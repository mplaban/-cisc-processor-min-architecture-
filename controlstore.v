==> flow/design.v <==
`timescale 1ns / 1ps
module controlstore (address, clock, controlword);
input [4:0] address;
input clock;
output [24:0] controlword;
reg [24:0] controlword;
reg [24:0] rom [0:31];
initial
begin
rom [0] = 25 'b011_00_000_000_001_010_0_00_10111;		 
rom [1] = 25 'b011_00_000_000_001_001_0_00_00010;    	 
rom [2] = 25 'b101_11_000_000_000_000_0_00_00011;		 
rom [3] = 25 'b010_00_111_000_010_000_0_00_00100;		 
rom [4] = 25 'b101_01_000_000_000_001_0_10_00000;		 
rom [5] = 25 'b000_00_010_100_000_101_0_10_00000;		 
rom [6] = 25 'b011_00_000_000_001_010_0_00_00111;		 
rom [7] = 25 'b000_00_101_011_000_000_1_01_00000;		 
rom [8] = 25 'b110_00_101_011_100_000_1_01_00000;		 
rom [9] = 25 'b010_00_000_000_001_010_0_11_00110;		 
rom [10] = 25 'b011_00_111_101_001_010_0_00_01000;	 
rom [11] = 25 'b001_00_110_000_100_111_0_00_00110;	 
rom [12] = 25 'b001_00_111_000_110_000_0_00_01101;	 
rom [13] = 25 'b101_00_110_000_000_111_0_00_00110;	 
rom [14] = 25 'b011_00_111_100_001_010_0_00_01000;	 
rom [15] = 25 'b011_00_010_101_001_010_0_00_01000;	 
rom [16] = 25 'b011_00_001_110_001_010_0_00_01000;	 
rom [17] = 25 'b001_00_010_000_110_000_0_00_10010;	 
rom [18] = 25 'b011_00_101_010_001_010_0_00_00111;	 
rom [19] = 25 'b010_00_000_000_001_001_0_00_10100;	 
rom [20] = 25 'b101_10_111_001_000_000_0_00_00110;	 
rom [21] = 25 'b010_00_000_000_011_000_0_00_10110;	 
rom [22] = 25 'b001_00_101_010_000_111_0_00_00110;	 
rom [23] = 25 'b101_11_000_000_000_000_1_01_00000;	 
end
 initial
controlword = 25 'b000_00_000_000_000_000_0_00_00000;
always@(posedge clock)
controlword <=  rom [address];
endmodule
* Step by step through the tools: controlstore
Tool output for the design above, in the order of the flow.
Lines are those of the file above, counted from 1.
Library cell names are shortened.
Not given: --
- Design top :: controlstore
- Clock port :: clock
- Library :: sky130hd
- Timing corner :: tt_025C_1v80

* After elaboration
Source: Yosys, flattened and elaborated, memories not mapped. Widths are those after wreduce; folded enables and synchronous resets count as part of the registers. Registers that Yosys merges into a memory's read port (data or address) are not register bits. Print and check cells do not count. Equal cells are merged and count once.
Memory sizes are those after Yosys's memory passes, which may raise the word count (mostly to a power of two), join words into wider ones and drop unused or constant bits.
- Memories :: 1
- ROM bits :: 800
- Word-level cells :: 1
- Clocked read ports x word width :: 25
- Register bits after elaboration :: 0
- Output and inout bits :: 25
** Memory list
- rom :: words 32, bits a word 25, rd ports 1, wr ports 0, line 7 : reg [24:0] rom [0:31];

* Depth
Depth = most cells in a row (Yosys ltp): at word level without a register or memory, in the mapped netlist without a sequential cell, where the memories' decode and read muxes count.
- Word-level depth :: 0
- ABC_AREA :: 0
- Depth in mapped cells :: 7
- Depth with buffers taken out :: 5

* Mapped cells and area
The flow's flattened synthesis, as Yosys stat reports it; memories are mapped. The netlist is that of the ABC_AREA named above (0 if unset); the other value can give another one.
Totals and module areas in this step are rounded.
** Cells by type
- dfxtp_1 :: count 25, total area 500.48 µm²
- ha_1 :: count 8, total area 100.096 µm²
- nand2_1 :: count 14, total area 52.55 µm²
- mux2i_1 :: count 5, total area 50.048 µm²
- a21oi_1 :: count 8, total area 40.038 µm²
- buf_2 :: count 8, total area 40.038 µm²
- nand2b_1 :: count 6, total area 37.536 µm²
- nand3_1 :: count 7, total area 35.034 µm²
- o21ai_0 :: count 7, total area 35.034 µm²
- nor3b_1 :: count 4, total area 30.029 µm²
- a21o_1 :: count 3, total area 22.522 µm²
- buf_6 :: count 2, total area 22.522 µm²
- inv_1 :: count 6, total area 22.522 µm²
- mux4_2 :: count 1, total area 22.522 µm²
- o211ai_1 :: count 3, total area 22.522 µm²
- o21ai_1 :: count 4, total area 20.019 µm²
- nor2b_1 :: count 3, total area 18.768 µm²
- o22ai_1 :: count 3, total area 18.768 µm²
Not listed: further types 28, cells in them 36.
- Area of sequential cells :: 0.0005005 mm²
- Flip-flops :: 25
- Synthesis area :: 0.001375 mm²
- Cells in the netlist :: 153
- Buffer cells :: 13

* Path before layout
Path of least setup slack by OpenSTA after synthesis, without wires, with an ideal clock, recovery checks aside; 20% of the period is set as input and as output delay. Where synthesis merged equal registers, the netlist keeps one of their names.
- Kind :: input port to flip-flop
- From :: in address[1]
- To :: reg controlword[24]
- Setup time :: 0.117 ns
- Time at the first pin :: 0.662 ns
- Clock period :: 3.31 ns
- Data required time :: 3.193 ns
- Path delay :: 1.218 ns
- Setup slack :: 1.429 ns
- Driving pins on the path :: 7
- Arrival :: 1.763 ns
- Input delay :: 0.662 ns
- Period reached after synthesis :: 1.881 ns
"path delay" is the arrival time less input delay plus setup time.
"driving pins on the path" counts driving pins, that of a launching flip-flop among them; a cell with two outputs on the path counts twice.
"period reached after synthesis" = period - worst setup slack (recovery checks aside). The figure is calculated, with input and output delays left at 20% of the set period.
- Cell sequence :: buf_4 > inv_2 > ha_1 > buf_2 > and2_0 > a211o_1 > a32o_1
** Ends and longest elaborated chain, after synthesis
- start, declared :: line 3 : input [4:0] address;
- end, declared :: line 5 : output [24:0] controlword;
No chain of elaborated cells between the ends is given.

* Timing after layout
From the final timing report of run 1: the path of least setup slack in the routed layout; clock arrival at registers is part of the times.
- Kind :: input port to flip-flop
- From :: in address[0]
- To :: reg controlword[24]
- Setup time :: 0.10 ns
- Data required time :: 1.34 ns
- Time at the first pin :: 0.24 ns
- Clock period :: 1.18 ns
- Setup slack :: 0.10 ns
- Input delay :: 0.24 ns
- Arrival :: 1.24 ns
- Driving pins on the path :: 7
- Cell sequence :: buf_6 > inv_6 > buf_4 > ha_1 > buf_6 > a21o_1 > a32o_1
** Ends and longest elaborated chain, after layout
- start, declared :: line 3 : input [4:0] address;
- end, declared :: line 5 : output [24:0] controlword;
No chain of elaborated cells between the ends is given.

==> runs of controlstore <==
Measured data: module controlstore, platform sky130hd, 2 stored runs of the flow under differing settings, order arbitrary. Input and output delays are each 20% of the period that was set; the output load is 0.01 pF.
"achieved period" = clock period - worst setup slack. The figure is calculated, with input and output delays left at 20% of the set period.
"allowed time less slack (worst setup path)" is the time allowed to the run's worst setup path (the clock period less input and output delay, where it has them) less its slack. Clock arrival times count: a late capture clock shortens it, a late launch clock lengthens it.
"total power of the final layout" rests on the timing tool's default activity at the inputs, not on a simulated workload.
The results are shown rounded.

** Run 1
- Settings :: period_ns=1.18; CORE_UTILIZATION=22; SETUP_SLACK_MARGIN=0.09; PLACE_DENSITY_LB_ADDON=0.25; CORE_MARGIN=10; CELL_PAD_IN_SITES_GLOBAL_PLACEMENT=0; ABC_AREA=0; GPL_TIMING_DRIVEN=1; CTS_CLUSTER_SIZE=24; MIN_ROUTING_LAYER=met2; MAX_ROUTING_LAYER=met5; CAP_MARGIN=20; SLEW_MARGIN=20
- Post-synthesis cell area :: 0.001375 mm²
- Overall die area :: 0.009813 mm²
- Standard-cell area after layout :: 0.002321 mm²
- Utilization :: 38.7%
- Worst slack on setup checks :: 0.100 ns
- Setup TNS :: 0.000 ns
- Worst hold slack in the final report :: 0.346 ns
- Total power of the final layout :: 0.002151 W
- Achieved period :: 1.080 ns
- Allowed time less slack (worst setup path) :: 0.84 ns
- Critical path kind :: input port to flip-flop

** Run 2
- Settings :: period_ns=0.841; CORE_UTILIZATION=49; SETUP_SLACK_MARGIN=0.16; CORE_ASPECT_RATIO=1.45; CELL_PAD_IN_SITES_DETAIL_PLACEMENT=2; GPL_TIMING_DRIVEN=1; CTS_CLUSTER_DIAMETER=279; CAP_MARGIN=0; CORE_MARGIN=2; SLEW_MARGIN=20
- Outcome :: incomplete, placement halted on DPL-0033
